==> flow/design.v <==
module jtdd_prom_we(
    input                clk,
    input                downloading,
    input      [24:0]    ioctl_addr,
    input      [ 7:0]    ioctl_dout,
    input                ioctl_wr,
    output reg [21:0]    prog_addr,
    output reg [ 7:0]    prog_data,
    output reg [ 1:0]    prog_mask,  
    output reg           prog_we,
    output reg           prom_we,
    input                sdram_ack
);
parameter PW=1;
parameter BANK_ADDR   = 22'h00000;
parameter MAIN_ADDR   = 22'h20000;
parameter SND_ADDR    = 22'h28000;
parameter ADPCM_0     = 22'h30000;
parameter ADPCM_1     = 22'h40000;
parameter CHAR_ADDR   = 22'h50000;
parameter SCRZW_ADDR  = 22'h60000;
parameter SCRXY_ADDR  = 22'h80000;
parameter OBJWZ_ADDR  = 22'hA0000;
parameter OBJXY_ADDR  = 22'hE0000;
parameter MCU_ADDR    = 22'h120000;
parameter PROM_ADDR   = 22'h124000;
localparam SCRWR = 5'd6;
localparam OBJWR = 5'd8;
localparam [4:0] OBJHALF = OBJXY_ADDR[20:16]-OBJWZ_ADDR[20:16];
reg set_strobe, set_done;
reg [PW-1:0] prom_we0 = {PW{1'd0}};
always @(posedge clk) begin
    prom_we <= {PW{1'd0}};
    if( set_strobe ) begin
        prom_we <= prom_we0;
        set_done <= 1'b1;
    end else if(set_done) begin
        set_done <= 1'b0;
    end
end
wire [3:0] scr_msb  = ioctl_addr[19:16]-SCRZW_ADDR[19:16];
wire [3:0] scr2_msb = ioctl_addr[19:16]-SCRXY_ADDR[19:16];
wire [4:0] obj_msb  = ioctl_addr[20:16]-OBJWZ_ADDR[20:16];
wire [4:0] obj2_msb = ioctl_addr[20:16]-OBJXY_ADDR[20:16];
wire       scr_top  = scr_msb[1];
wire       obj_top  = obj_msb>=OBJHALF;
wire [1:0] mask8    = {~ioctl_addr[0], ioctl_addr[0]};
always @(posedge clk) begin
    if( set_done ) set_strobe <= 1'b0;
    if ( ioctl_wr ) begin
        prog_we   <= 1'b1;
        prog_data <= ioctl_dout;
        if(ioctl_addr[21:16] < ADPCM_0[21:16]) begin  
            prog_addr <= {1'b0, ioctl_addr[21:1]};
            prog_mask <= mask8;
        end
        else if(ioctl_addr[21:16] < CHAR_ADDR[21:16]) begin  
            prog_addr <= {1'b0, ioctl_addr[21:1]};
            prog_mask <= mask8;
        end
        else if(ioctl_addr[21:16] < SCRZW_ADDR[21:16]) begin  
            prog_addr <= {1'b0, ioctl_addr[21:5], ioctl_addr[2:0], ioctl_addr[4]};
            prog_mask <= {~ioctl_addr[3], ioctl_addr[3]};
        end
        else if(ioctl_addr[21:16] < OBJWZ_ADDR[21:16] ) begin  
            prog_mask <= scr_top ? 2'b01 : 2'b10;
            prog_addr <= { SCRWR+{1'b0,scr_top ? scr2_msb : scr_msb}, 
                ioctl_addr[15:6], ioctl_addr[3:0], ioctl_addr[5:4] };
        end
        else if(ioctl_addr[21:16] < MCU_ADDR[21:16] ) begin  
            prog_mask <= !obj_top ? 2'b10 : 2'b01;
            prog_addr <= { OBJWR+( obj_top  ? obj2_msb : obj_msb), 
                ioctl_addr[15:6], ioctl_addr[3:0], ioctl_addr[5:4] };
        end
        else if(ioctl_addr[21:12] < PROM_ADDR[21:12] ) begin  
            prog_addr <= { 6'hC,3'b0, ioctl_addr[13:1] };
            prog_mask <= mask8;
        end
        else begin  
            prog_addr <= ioctl_addr[21:0];
            prog_we   <= 1'b0;
            prog_mask <= 2'b11;
            prom_we0  <= ioctl_addr[10:8] == 3'd0;
            set_strobe<= 1'b1;
        end
    end
    else begin
        if(sdram_ack || !downloading) prog_we  <= 1'b0;
        prom_we0 <= {PW{1'd0}};
    end
end
endmodule
Reports on jtdd_prom_we:

The steps from the RTL of jtdd_prom_we to its reports follow in flow order.
Line numbers count from 1 in the design file above.
Operators carry their Yosys type and port widths (W data, S select, Z words).
Library cell names are shortened.
Not given: n/a

* top: jtdd_prom_we
* clock: clk
* library: sky130hd
* timing corner: tt_025C_1v80

After elaboration:

Counts by Yosys on the flattened word-level netlist (proc, flatten, opt, wreduce; memories kept). Register bits leave out memories and registers merged into their read ports (data or address). Print and check cells are left out. Cells with the same type and inputs are merged into one.

* reduce/logical cells: 6
* muxes and demuxes: 32
* add/sub/neg operators: 6
* bitwise logic cells: 8
* $lt $le $gt $ge: 7

Operators with widths (count)
* $mux W21: 6
* $mux W1: 16
* $mux W2: 8
* $lt A6 B3 Y1 const B: 2
* $lt A10 B9 Y1 const B: 1
* $sub A5 B4 Y5 const B: 2
* $not A1 Y1: 8
* $lt A6 B2 Y1 const B: 1
* $lt A6 B4 Y1 const B: 1
* $lt A6 B5 Y1 const B: 1
* $reduce_and A6 Y1: 1
* $reduce_or A6 Y1: 1
* $add A3 B4 Y5 const A: 1
* $add A4 B5 Y5 const A: 1
* $ge A5 B3 Y1 const B: 1
* $mux W5: 1
* $sub A4 B3 Y4 const B: 1
* $sub A4 B4 Y4 const B: 1
* $mux W4: 1
* $logic_not A3 Y1: 1
* $reduce_bool A2 Y1: 1
* $logic_or A1 B1 Y1: 1
* $logic_not A1 Y1: 1

* output and inout bits: 34
* bits in registers: 37
* word-level cells: 68

Logic depth:

Depth = most cells in a row (Yosys ltp): at word level without a register or memory, in the mapped netlist without a sequential cell, where the memories' decode and read muxes count.

* depth after elaboration: 9
* ABC_AREA: 0
* depth in mapped cells: 8

Netlist:

The flow's flattened synthesis, as Yosys stat reports it; memories are mapped. The netlist is that of the ABC_AREA named above (0 if unset); the other value can give another one.
Totals and module areas in this step are rounded.

* mapped area: 2000 µm²
* cells in the netlist: 173
* mapped flip-flops: 37
* sequential part of the area: 1100 µm²

Cells by type
* edfxtp_1: count 33, area in all 990.95 µm²
* dfxtp_1: count 4, area in all 80.077 µm²
* mux2_2: count 4, area in all 45.043 µm²
* nor3_1: count 9, area in all 45.043 µm²
* a21oi_1: count 8, area in all 40.038 µm²
* ha_1: count 3, area in all 37.536 µm²
* nor2_1: count 10, area in all 37.536 µm²
* a22o_1: count 4, area in all 35.034 µm²
* o21ai_0: count 7, area in all 35.034 µm²
* clkbuf_1: count 9, area in all 33.782 µm²
* mux2_1: count 3, area in all 33.782 µm²
* nand2_1: count 9, area in all 33.782 µm²
* or3_1: count 5, area in all 31.28 µm²
* inv_1: count 8, area in all 30.029 µm²
* o211ai_1: count 4, area in all 30.029 µm²
* o21a_1: count 4, area in all 30.029 µm²
* a31oi_1: count 4, area in all 25.024 µm²
* o31ai_1: count 3, area in all 22.522 µm²

Other cell types: 31; their cells: 42.

Timing after synthesis:

Source: OpenSTA report_checks on the synthesized netlist (no wires, ideal clock, input and output delay 20% of the period each), path of least setup slack; recovery checks are left aside. Register names are those of the netlist, which keeps one name where synthesis merged equal registers.

* path kind: input to register
* start point: input ioctl_addr[17]
* end point: register prog_mask[1]
* external input delay: 0.474 ns
* data required time: 2.111 ns
* clock period: 2.37 ns
* path slack: 0.053 ns
* stages on the path: 7
* time at the first pin: 0.474 ns
* path buffers: 1
* delay of the path: 1.843 ns
* arrival: 2.058 ns
* synthesis period reached: 2.317 ns

"delay of the path" is the arrival time less input delay plus setup time.
"stages on the path" counts driving pins, that of a launching flip-flop among them; a cell with two outputs on the path counts twice.
"synthesis period reached" is the clock period less the worst setup slack; recovery checks do not enter. This is arithmetic on one report: input and output delays are still those of the set period (20% each).
The rows between start and end are the longest chain of elaborated cells between them; the timing report does not say that the signal goes this way. Where chains are equally long, one stands for them.
Each line given opens the expression or statement behind the cell; cells for indexed reads and writes are added by Yosys, which also makes memories of some case tables.
At most two assigning lines are given for a register; there are more.

* cell sequence: clkbuf_1 inv_1 ha_1 and4b_1 a31oi_1 nor2_1 o31a_1
* length of the longest elaborated chain: 8

RTL lines, path post-synthesis
* start: declaration: RTL line 4 `input      [24:0]    ioctl_addr,`
* $sub A5 B4 Y5: RTL line 43 `wire [4:0] obj_msb  = ioctl_addr[20:16]-OBJWZ_ADDR[20:16];`
* $ge A5 B3 Y1: RTL line 46 `wire       obj_top  = obj_msb>=OBJHALF;`
* $mux W2: RTL line 71 `prog_mask <= !obj_top ? 2'b10 : 2'b01;`
* $mux W2: RTL line 70 `else if(ioctl_addr[21:16] < MCU_ADDR[21:16] ) begin`
* $mux W2: RTL line 65 `else if(ioctl_addr[21:16] < OBJWZ_ADDR[21:16] ) begin`
* $mux W2: RTL line 61 `else if(ioctl_addr[21:16] < SCRZW_ADDR[21:16]) begin`
* $mux W2: RTL line 57 `else if(ioctl_addr[21:16] < CHAR_ADDR[21:16]) begin`
* $mux W2: RTL line 53 `if(ioctl_addr[21:16] < ADPCM_0[21:16]) begin`
* end: assignment: RTL line 55 `prog_mask <= mask8;`
* end: assignment: RTL line 59 `prog_mask <= mask8;`
* end: declaration: RTL line 9 `output reg [ 1:0]    prog_mask,`

Timing after layout:

From the final timing report of run 2: the path of least setup slack in the routed layout; clock arrival at registers is part of the times.

* path kind: input to register
* start point: input ioctl_addr[16]
* end point: register prog_addr[4]
* path buffers: 2
* path slack: 0.15 ns
* data required time: 2.58 ns
* time at the first pin: 0.51 ns
* external input delay: 0.51 ns
* clock period: 2.55 ns
* arrival: 2.44 ns
* stages on the path: 6

The rows between start and end are the longest chain of elaborated cells between them; the timing report does not say that the signal goes this way. Where chains are equally long, one stands for them.
At most two assigning lines are given for a register; there are more.

* cell sequence: clkdlybuf4s50_1 buf_4 or3_1 nor3_1 nor2_1 a221o_1
* length of the longest elaborated chain: 7

RTL lines, path after layout
* start: declaration: RTL line 4 `input      [24:0]    ioctl_addr,`
* $lt A10 B9 Y1: RTL line 75 `else if(ioctl_addr[21:12] < PROM_ADDR[21:12] ) begin`
* $mux W21: RTL line 75
* $mux W21: RTL line 70 `else if(ioctl_addr[21:16] < MCU_ADDR[21:16] ) begin`
* $mux W21: RTL line 65 `else if(ioctl_addr[21:16] < OBJWZ_ADDR[21:16] ) begin`
* $mux W21: RTL line 61 `else if(ioctl_addr[21:16] < SCRZW_ADDR[21:16]) begin`
* $mux W21: RTL line 57 `else if(ioctl_addr[21:16] < CHAR_ADDR[21:16]) begin`
* $mux W21: RTL line 53 `if(ioctl_addr[21:16] < ADPCM_0[21:16]) begin`
* end: assignment: RTL line 54 `prog_addr <= {1'b0, ioctl_addr[21:1]};`
* end: assignment: RTL line 58 `prog_addr <= {1'b0, ioctl_addr[21:1]};`
* end: declaration: RTL line 7 `output reg [21:0]    prog_addr,`

# Flow runs of jtdd_prom_we

Measured data: module jtdd_prom_we, platform sky130hd, 2 stored runs of the flow under differing settings, order arbitrary. Input and output delays are each 20% of the period that was set; the output load is 0.01 pF.
"period reached": clock period set for the run, less the worst setup slack. It is reckoned from that one timing run; input and output delays stay at 20% of the period that was set.
By "critical setup path time" is meant the share of the clock period that the worst setup path is allowed (20% is reserved at inputs, 20% at outputs), minus its slack. Clock arrival times at its registers enter into it.
"power consumption" rests on the timing tool's default activity at the inputs, not on a simulated workload.
The measured numbers are rounded.

### Run 1

==> flow/run.sh <==
#!/bin/bash
# the make line also repeats the synthesis and layout settings of config.mk as NAME=value (left out here)
make -C /OpenROAD-flow-scripts/flow DESIGN_CONFIG=/design/flow/config.mk WORK_HOME=/design/flow/orfs CLKGATE_MAP_FILE= finish
==> flow/config.mk <==
export PLATFORM = sky130hd
export DESIGN_NAME = jtdd_prom_we
export DESIGN_NICKNAME = jtdd_prom_we
export VERILOG_FILES = /design/flow/design.v
export SDC_FILE = /design/flow/constraint.sdc
export NUM_CORES = 4
export LEC_CHECK = 0
export ABC_AREA = 0
export CAP_MARGIN = 20
export CELL_PAD_IN_SITES_GLOBAL_PLACEMENT = 1
export CORE_ASPECT_RATIO = 0.82
export CORE_MARGIN = 2
export CORE_UTILIZATION = 54
export CTS_CLUSTER_DIAMETER = 27
export GPL_TIMING_DRIVEN = 0
export PLACE_DENSITY_LB_ADDON = 0.05
export SETUP_SLACK_MARGIN = 0.74
export SLEW_MARGIN = 25
export TNS_END_PERCENT = 45
==> flow/constraint.sdc <==
create_clock -name core_clock -period 3.56 [get_ports {clk}]
set_input_delay 0.7120 -clock core_clock [delete_from_list [all_inputs] [get_ports {clk}]]
set_output_delay 0.7120 -clock core_clock [all_outputs]
set_load 0.01 [all_outputs]

Outcome of run 1: did not finish, placement stopped with FLW-0024

### Run 2

==> flow/run.sh <==
#!/bin/bash
# the make line also repeats the synthesis and layout settings of config.mk as NAME=value (left out here)
make -C /OpenROAD-flow-scripts/flow DESIGN_CONFIG=/design/flow/config.mk WORK_HOME=/design/flow/orfs CLKGATE_MAP_FILE= finish
==> flow/config.mk <==
export PLATFORM = sky130hd
export DESIGN_NAME = jtdd_prom_we
export DESIGN_NICKNAME = jtdd_prom_we
export VERILOG_FILES = /design/flow/design.v
export SDC_FILE = /design/flow/constraint.sdc
export NUM_CORES = 4
export LEC_CHECK = 0
export ABC_AREA = 0
export CAP_MARGIN = 35
export CELL_PAD_IN_SITES_DETAIL_PLACEMENT = 1
export CORE_ASPECT_RATIO = 1.52
export CORE_MARGIN = 6
export CORE_UTILIZATION = 17
export CTS_CLUSTER_SIZE = 21
export GPL_ROUTABILITY_DRIVEN = 1
export HOLD_SLACK_MARGIN = 0.21
export MAX_ROUTING_LAYER = met4
export PLACE_DENSITY = 0.77
export SETUP_SLACK_MARGIN = -0.17
export SLEW_MARGIN = 0
export TNS_END_PERCENT = 30
==> flow/constraint.sdc <==
create_clock -name core_clock -period 2.55 [get_ports {clk}]
set_input_delay 0.5100 -clock core_clock [delete_from_list [all_inputs] [get_ports {clk}]]
set_output_delay 0.5100 -clock core_clock [all_outputs]
set_load 0.01 [all_outputs]

Results of run 2:
- Standard-cell area of the final layout: 3200 µm²
- Critical setup path time: 1.89 ns
- Worst setup path type: input to register
- Power consumption: 1800 µW
- Final design utilization: 0.29
- Period reached: 2.405 ns
- Cell area after synthesis: 2000 µm²
- Smallest setup slack: 0.15 ns
- Die size: 14000 µm²
