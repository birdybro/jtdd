==> flow/design.v <==
module jtdd_timing(
    input              clk,
    input              rst,
    (*direct_enable*) input pxl_cen,
    input              flip,
    output reg [7:0]   VPOS=8'd0,  
    output     [7:0]   HPOS,  
    output reg         VBL=1'b0,
    output reg         HBL=1'b0,
    output reg         VS=1'b0,
    output reg         HS=1'b0,
    output     [5:0]   M        
);
localparam VBDLY=5;
reg [8:0] hn=9'd0;
reg [7:0] vn=8'he0;
reg [7:0]  m;
wire hover = hn==9'd383;
wire [8:0] nextn = hover ? 9'd0 : hn+9'd1;
reg aux=1'b0;
reg [VBDLY-1:0] preVBL;
always @(posedge clk) begin
    VPOS <= vn ^ {8{flip}};
end
assign M = m[5:0];
assign HPOS = hn[7:0] ^ {8{flip}};
wire [8:0] HS1 = 9'd302;
wire [8:0] HS0 = HS1+9'd27;  
wire [8:0] VS1 = 8'hed;
wire [8:0] VS0 = VS1+8'h3;
always @(posedge clk) if(pxl_cen) begin
    m  <= 8'd0;
    if( nextn[0] ) m[nextn[3:1]] <= 1'b1;
    hn <= nextn;
    if( hn==HS1 ) begin
        HS <= 1'b1;
        if( vn==VS1 && VBL ) VS <= 1'b1;
        if( vn==VS0 && VBL ) VS <= 1'b0;
    end
    if( hn==HS0 ) HS <= 1'b0;
    if( hn == 9'd255 ) begin
        HBL <= 1'b1;
    end else if( hover )begin
        HBL <= 1'b0;
        { VBL, preVBL[VBDLY-1:1] } <= preVBL;
        if( &vn ) begin
            vn <= (VBL&&!aux) ? 8'he8 : 8'h8;
        end else begin
            vn <= vn + 8'd1;
            if( vn == 8'hEF ) begin
                preVBL[0] <= 1'b1;
                aux <= VBL;
            end
        end
        if( vn == 8'hff && aux ) preVBL[0] <= 1'b0;
    end
end
endmodule
# ---- From RTL to reports: jtdd_timing
# What the tools print for jtdd_timing, step after step.
# Line numbers count from 1 in the design file above.
# Operators carry their Yosys type and port widths (W data, S select, Z words).
# Cell names lack the library's common part.
# The mark -- stands for no value.
dict set report setup {
  top {jtdd_timing}
  clk_port {clk}
  cell_library {sky130hd}
  corner {tt_025C_1v80}
}

# ---- Elaborated design
# Yosys after proc, flatten, opt, wreduce and memory -nomap, before mapping. Memory bits, and registers merged into a memory's read port (data or address), are not among the register bits. Print and check cells are not counted. Equal cells are merged and count once.
dict set report bits {
  register_bits 41
  inputBits 4
}
dict set report op_classes {
  add_sub_neg 3
  equal 9
  shifts 1
  muxes 8
  n_logic 4
  reduce_and_logical 16
}
# cell count
set op_table {}
lappend op_table {{$eq A8 B8 Y1 const B} 4}
lappend op_table {{$eq A9 B9 Y1 const B} 3}
lappend op_table {{$xor A8 B8 Y8} 2}
lappend op_table {{$mux W8} 2}
lappend op_table {{$reduce_and A5 Y1} 2}
lappend op_table {{$add A9 B1 Y9 const B} 1}
lappend op_table {{$eq A9 B8 Y1 const B} 1}
lappend op_table {{$reduce_bool A2 Y1} 4}
lappend op_table {{$add A8 B1 Y8 const B} 1}
lappend op_table {{$reduce_and A8 Y1} 1}
lappend op_table {{$shift A1 B4 Y6 const A} 1}
lappend op_table {{$reduce_and A3 Y1} 2}
lappend op_table {{$mux W1} 5}
lappend op_table {{$logic_and A1 B1 Y1} 4}
lappend op_table {{$reduce_and A2 Y1} 2}
lappend op_table {{$neg A3 Y4} 1}
lappend op_table {{$mux W4} 1}
lappend op_table {{$not A1 Y1} 2}
lappend op_table {{$ne A2 B1 Y1 const B} 1}
lappend op_table {{$logic_not A1 Y1} 1}

# ---- Logic depth
# Depth = most cells in a row (Yosys ltp): at word level without a register or memory, in the mapped netlist without a sequential cell, where the memories' decode and read muxes count.
dict set report depth {
  ltp_word 4
  ABC_AREA 0
  depth_mapped 9
  mapped_depth_nobuf 7
}

# ---- Netlist
# Yosys stat after the flow's synthesis: flattened, memories mapped to cells. It holds for the ABC_AREA given above (unset counts as 0); a run with the other value may have another netlist.
# The area totals of this step are shown rounded.
# type count area_total_um2
set types {}
lappend types {edfxtp_1 33 990.95}
lappend types {xor2_1 23 201.443}
lappend types {dfxtp_1 8 160.154}
lappend types {ha_1 10 125.12}
lappend types {buf_2 9 45.043}
lappend types {nor2_1 12 45.043}
lappend types {nand3_1 8 40.038}
lappend types {xnor2_1 4 35.034}
lappend types {nand2_1 9 33.782}
lappend types {inv_1 8 30.029}
lappend types {and3_1 4 25.024}
lappend types {nand4_1 4 25.024}
lappend types {nor3b_2 2 25.024}
lappend types {nor4b_1 2 17.517}
lappend types {nor3_4 1 16.266}
lappend types {a2111oi_2 1 15.014}
lappend types {a21oi_1 3 15.014}
lappend types {nor3_1 3 15.014}
# Other cell types: 27; their cells: 36.
dict set report synth_totals {
  stdcells 180
  yosys_area_mm2 0.002138
  sequential_area_mm2 0.001151
  flip_flops 41
  buf_cells 12
}

# ---- Timing after synthesis
# OpenSTA on the mapped netlist: ideal clock, no wires. The path of least setup slack (recovery checks aside). Input and output delay are each 20% of the period. Register names are those of the netlist, which keeps one name where synthesis merged equal registers.
dict set report synth_timing {
  kind {register to register}
  startpoint {register hn[1]}
  endpoint {register preVBL[0]}
  period_ps 2760
  setup_time_ps 294
  t_first_pin_ps 0
  arrival_ps 2136
  required_time_ps 2466
  setup_slack_ps 330
  delay_ps 2430
  path_stages 9
  n_path_buf 1
  synth_period_reached_ps 2430
}
# "delay_ps" = arrival - input delay + setup time.
# "path_stages" counts driving pins, that of a launching flip-flop among them; a cell with two outputs on the path counts twice.
# "synth_period_reached_ps" = period - worst setup slack (recovery checks aside). The figure is calculated, with input and output delays left at 20% of the set period.
# Between the ends stands the longest chain of elaborated cells between them, by number of cells; it is not shown to be the way that was timed. Of several equally long chains one is given.
# Each line given opens the expression or statement behind the cell; cells for indexed reads and writes are added by Yosys, which also makes memories of some case tables.
dict set report synth_via {
  path_cell_list {edfxtp_1 -> ha_1 -> buf_2 -> nand2_1 -> nor2_1 -> and2_1 -> ha_1 -> and4bb_1 -> and4_1}
  elab_chain_len 3
}
# item line
set synth_lines {}
lappend synth_lines {{start, declared} 15} ;# reg [8:0] hn=9'd0;
lappend synth_lines {{start, assigned} 34} ;# hn <= nextn;
lappend synth_lines {{$eq A9 B8 Y1} 41} ;# if( hn == 9'd255 ) begin
lappend synth_lines {{$not A1 Y1} --}
lappend synth_lines {{$reduce_and A5 Y1} --}
lappend synth_lines {{end, assigned} 51} ;# preVBL[0] <= 1'b1;
lappend synth_lines {{end, assigned} 55} ;# if( vn == 8'hff && aux ) preVBL[0] <= 1'b0;
lappend synth_lines {{end, declared} 21} ;# reg [VBDLY-1:0] preVBL;

# ---- Path in the finished layout
# From the final timing report of run 1: the path of least setup slack in the routed layout; clock arrival at registers is part of the times.
# The report prints the path's times to 10 ps; the period is as set.
dict set report layout_timing {
  kind {input to output}
  startpoint {input port flip}
  endpoint {output port HPOS[6]}
  period_ps 4420
  input_delay_ps 880
  output_delay_ps 880
  t_first_pin_ps 880
  arrival_ps 2500
  required_time_ps 3540
  setup_slack_ps 1040
  path_stages 3
  n_path_buf 2
}
# Between the ends stands the longest chain of elaborated cells between them, by number of cells; it is not shown to be the way that was timed. Of several equally long chains one is given.
dict set report layout_via {
  path_cell_list {clkdlybuf4s50_1 -> xor2_1 -> clkdlybuf4s50_1}
  elab_chain_len 1
}
# item line
set layout_lines {}
lappend layout_lines {{start, declared} 5} ;# input              flip,
lappend layout_lines {{$xor A8 B8 Y8} 26} ;# assign HPOS = hn[7:0] ^ {8{flip}};
lappend layout_lines {{end, declared} 7} ;# output     [7:0]   HPOS,

; Record of 2 stored runs of the RTL-to-layout flow on jtdd_timing, platform sky130hd. The runs are unordered. Constraints: input delay and output delay 20% of the set period each, output load 0.01 pF.
; "fin_power_uw": no workload was simulated; the value follows from the tool's default switching activity.
; Values from the reports are rounded here.

[run 1: settings]
period_ns = 4.42
CORE_UTILIZATION = 60
SETUP_SLACK_MARGIN = -0.0
GPL_TIMING_DRIVEN = 1
MAX_ROUTING_LAYER = met4
CAP_MARGIN = 20
CORE_MARGIN = 2
SLEW_MARGIN = 20
[run 1: results]
final_cell_area_mm2 = 0.00252
fin_power_uw = 831.5
tns_setup_ps = 0
worst_setup_slack_ps = 1036
ys_area_mm2 = 0.002138
worst_hold_slack_ps = 440
final_die_area_mm2 = 0.004057

[run 2: settings]
period_ns = 3.79
CORE_UTILIZATION = 44
SETUP_SLACK_MARGIN = 0.37
PLACE_DENSITY_LB_ADDON = 0.11
GPL_TIMING_DRIVEN = 0
CTS_CLUSTER_SIZE = 36
MIN_ROUTING_LAYER = met2
CAP_MARGIN = 20
CORE_MARGIN = 2
SLEW_MARGIN = 20
[run 2: results]
final_cell_area_mm2 = 0.002582
fin_power_uw = 1003
tns_setup_ps = 0
worst_setup_slack_ps = 962
ys_area_mm2 = 0.002138
worst_hold_slack_ps = 439
final_die_area_mm2 = 0.005433
